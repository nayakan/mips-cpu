==> flow/design.v <==
module MIPSPC(PCreset, clock, PCin, PCout, Address); 
	input clock, PCreset;
	input [31:0] PCin;
	output reg[31:0]Address;  
	output reg [31:0] PCout;
	always @(posedge clock) 
	begin 
		if (PCreset) 
			PCout <= 0;
		else 
			PCout <= PCin+1 ;
			Address <= PCin+1; 
	end
endmodule
======== Reports on MIPSPC ========
Tool output for the design above, in the order of the flow.
Lines are those of the file above, counted from 1.
Operators carry their Yosys type and port widths (W data, S select, Z words).
Library cell names are shortened.
A cell with -- has no value.
set-up
  top module .............................. MIPSPC
  clock port .............................. clock
  cell library ............................ sky130hd
  corner .................................. tt_025C_1v80

======== After elaboration ========
Counts by Yosys on the flattened word-level netlist (proc, flatten, opt, wreduce; memories kept). Register bits leave out memories and registers merged into their read ports (data or address); mux counts leave out enables and synchronous resets folded into registers. Print and check cells are left out. Cells with the same type and inputs are merged into one.
storage and ports
  register bits ........................... 64
  output and inout port bits .............. 64
cells by class
  $add $sub $neg .......................... 1
operator list
  cell                     number
  $add A32 B1 Y32 const B  1

======== Longest topological paths ========
Yosys ltp: most cells in a row. Word level: on the elaborated netlist, between registers, memories and ports. Mapped: between sequential cells and ports; inverters and the memories' decode and read muxes count.
logic depth
  word-level depth ........................ 1
  ABC_AREA ................................ 0
  mapped depth ............................ 6
  gate-level depth less buffers ........... 5

======== Mapped cells and area ========
The flow's flattened synthesis, as Yosys stat reports it; memories are mapped. The netlist is that of the ABC_AREA named above (0 if unset); the other value can give another one.
Totals and module areas in this step are rounded.
cells by type
  cell type  number
  dfxtp_1    64
  nor2b_1    24
  mux2_2     11
  xnor2_1    14
  xor2_1     9
  nand3_1    12
  nor2_1     16
  nand2_1    15
  nand4_1    9
  or3_1      6
  a21oi_1    7
  and4_1     4
  and2_1     4
  o21ai_0    5
  nor4_4     1
  and3_1     3
  clkbuf_1   5
  nor3_1     3
Not listed: further types 9, cells in them 14.
mapped netlist
  standard cells after synthesis .......... 226
  cell area after synthesis ............... 2,300 µm²
  flip-flops .............................. 64

======== Worst setup path after synthesis ========
Source: OpenSTA report_checks on the synthesized netlist (no wires, ideal clock, input and output delay 20% of the period each), path of least setup slack; recovery checks are left aside. Register names are those of the netlist, which keeps one name where synthesis merged equal registers.
timing path post-synthesis
  path type ............................... input port to flip-flop
  start point ............................. input PCin[0]
  end point ............................... register PCout[18]
  clock period ............................ 3.12 ns
  external input delay .................... 0.624 ns
  launch time at the first pin ............ 0.624 ns
  arrival time ............................ 2.059 ns
  path slack .............................. 0.990 ns
  path delay .............................. 1.505 ns
  stages .................................. 6
  path buffers ............................ 1
  synthesis period reached ................ 2.13 ns
"path delay" is the arrival time less input delay plus setup time.
"stages": output pins that drive a net of the path, with the launching flip-flop's if there is one; two outputs of one cell count as two.
"synthesis period reached" is the clock period less the worst setup slack; recovery checks do not enter. This is arithmetic on one report: input and output delays are still those of the set period (20% each).
The rows between start and end are the longest chain of elaborated cells between them; the timing report does not say that the signal goes this way. Where chains are equally long, one stands for them.
A line is the first line of the expression or statement that the cell stems from. Yosys adds cells for indexed reads and writes and turns some case tables into memories.
between the ends, post-synthesis
  path through ............................ ha_1 -> nand3_1 -> or3_1 -> clkbuf_1 -> or4_1 -> a21oi_1
  length of the longest elaborated chain .. 1
RTL lines, path post-synthesis
  element          RTL line  RTL
  from (decl)      3         input [31:0] PCin;
  $add A32 B1 Y32  11        PCout <= PCin+1 ;
  to (assign)      9         PCout <= 0;
  to (assign)      11
  to (decl)        5         output reg [31:0] PCout;

==> runs of MIPSPC <==
Stored flow runs of MIPSPC (2 of them; Yosys, OpenROAD, sky130hd). They differ in their settings and are not a sequence. Constraints: input delay and output delay 20% of the set period each, output load 0.01 pF.

======== flow run 1 ========
==> flow/run.sh <==
#!/bin/bash
# the make line also repeats the synthesis and layout settings of config.mk as NAME=value (left out here)
make -C /OpenROAD-flow-scripts/flow DESIGN_CONFIG=/design/flow/config.mk WORK_HOME=/design/flow/orfs CLKGATE_MAP_FILE= finish
==> flow/config.mk <==
export PLATFORM = sky130hd
export DESIGN_NAME = MIPSPC
export DESIGN_NICKNAME = MIPSPC
export VERILOG_FILES = /design/flow/design.v
export SDC_FILE = /design/flow/constraint.sdc
export NUM_CORES = 4
export LEC_CHECK = 0
export CAP_MARGIN = 20
export CORE_MARGIN = 2
export CORE_UTILIZATION = 55
export MAX_ROUTING_LAYER = met5
export PLACE_DENSITY = 0.43
export SLEW_MARGIN = 20
==> flow/constraint.sdc <==
create_clock -name core_clock -period 1.97 [get_ports {clock}]
set_input_delay 0.3940 -clock core_clock [delete_from_list [all_inputs] [get_ports {clock}]]
set_output_delay 0.3940 -clock core_clock [all_outputs]
set_load 0.01 [all_outputs]

-------- flow run 1 --------
  incomplete, clock tree synthesis halted on DPL-0038

======== flow run 2 ========
==> flow/run.sh <==
#!/bin/bash
# the make line also repeats the synthesis and layout settings of config.mk as NAME=value (left out here)
make -C /OpenROAD-flow-scripts/flow DESIGN_CONFIG=/design/flow/config.mk WORK_HOME=/design/flow/orfs CLKGATE_MAP_FILE= finish
==> flow/config.mk <==
export PLATFORM = sky130hd
export DESIGN_NAME = MIPSPC
export DESIGN_NICKNAME = MIPSPC
export VERILOG_FILES = /design/flow/design.v
export SDC_FILE = /design/flow/constraint.sdc
export NUM_CORES = 4
export LEC_CHECK = 0
export CAP_MARGIN = 20
export CELL_PAD_IN_SITES_DETAIL_PLACEMENT = 1
export CORE_ASPECT_RATIO = 1.7
export CORE_MARGIN = 2
export CORE_UTILIZATION = 57
export CTS_CLUSTER_SIZE = 100
export PLACE_DENSITY_LB_ADDON = 0.19
export SETUP_SLACK_MARGIN = 0.28
export SLEW_MARGIN = 0
==> flow/constraint.sdc <==
create_clock -name core_clock -period 3.44 [get_ports {clock}]
set_input_delay 0.6880 -clock core_clock [delete_from_list [all_inputs] [get_ports {clock}]]
set_output_delay 0.6880 -clock core_clock [all_outputs]
set_load 0.01 [all_outputs]

-------- flow run 2 --------
  incomplete, placement halted on DPL-0033
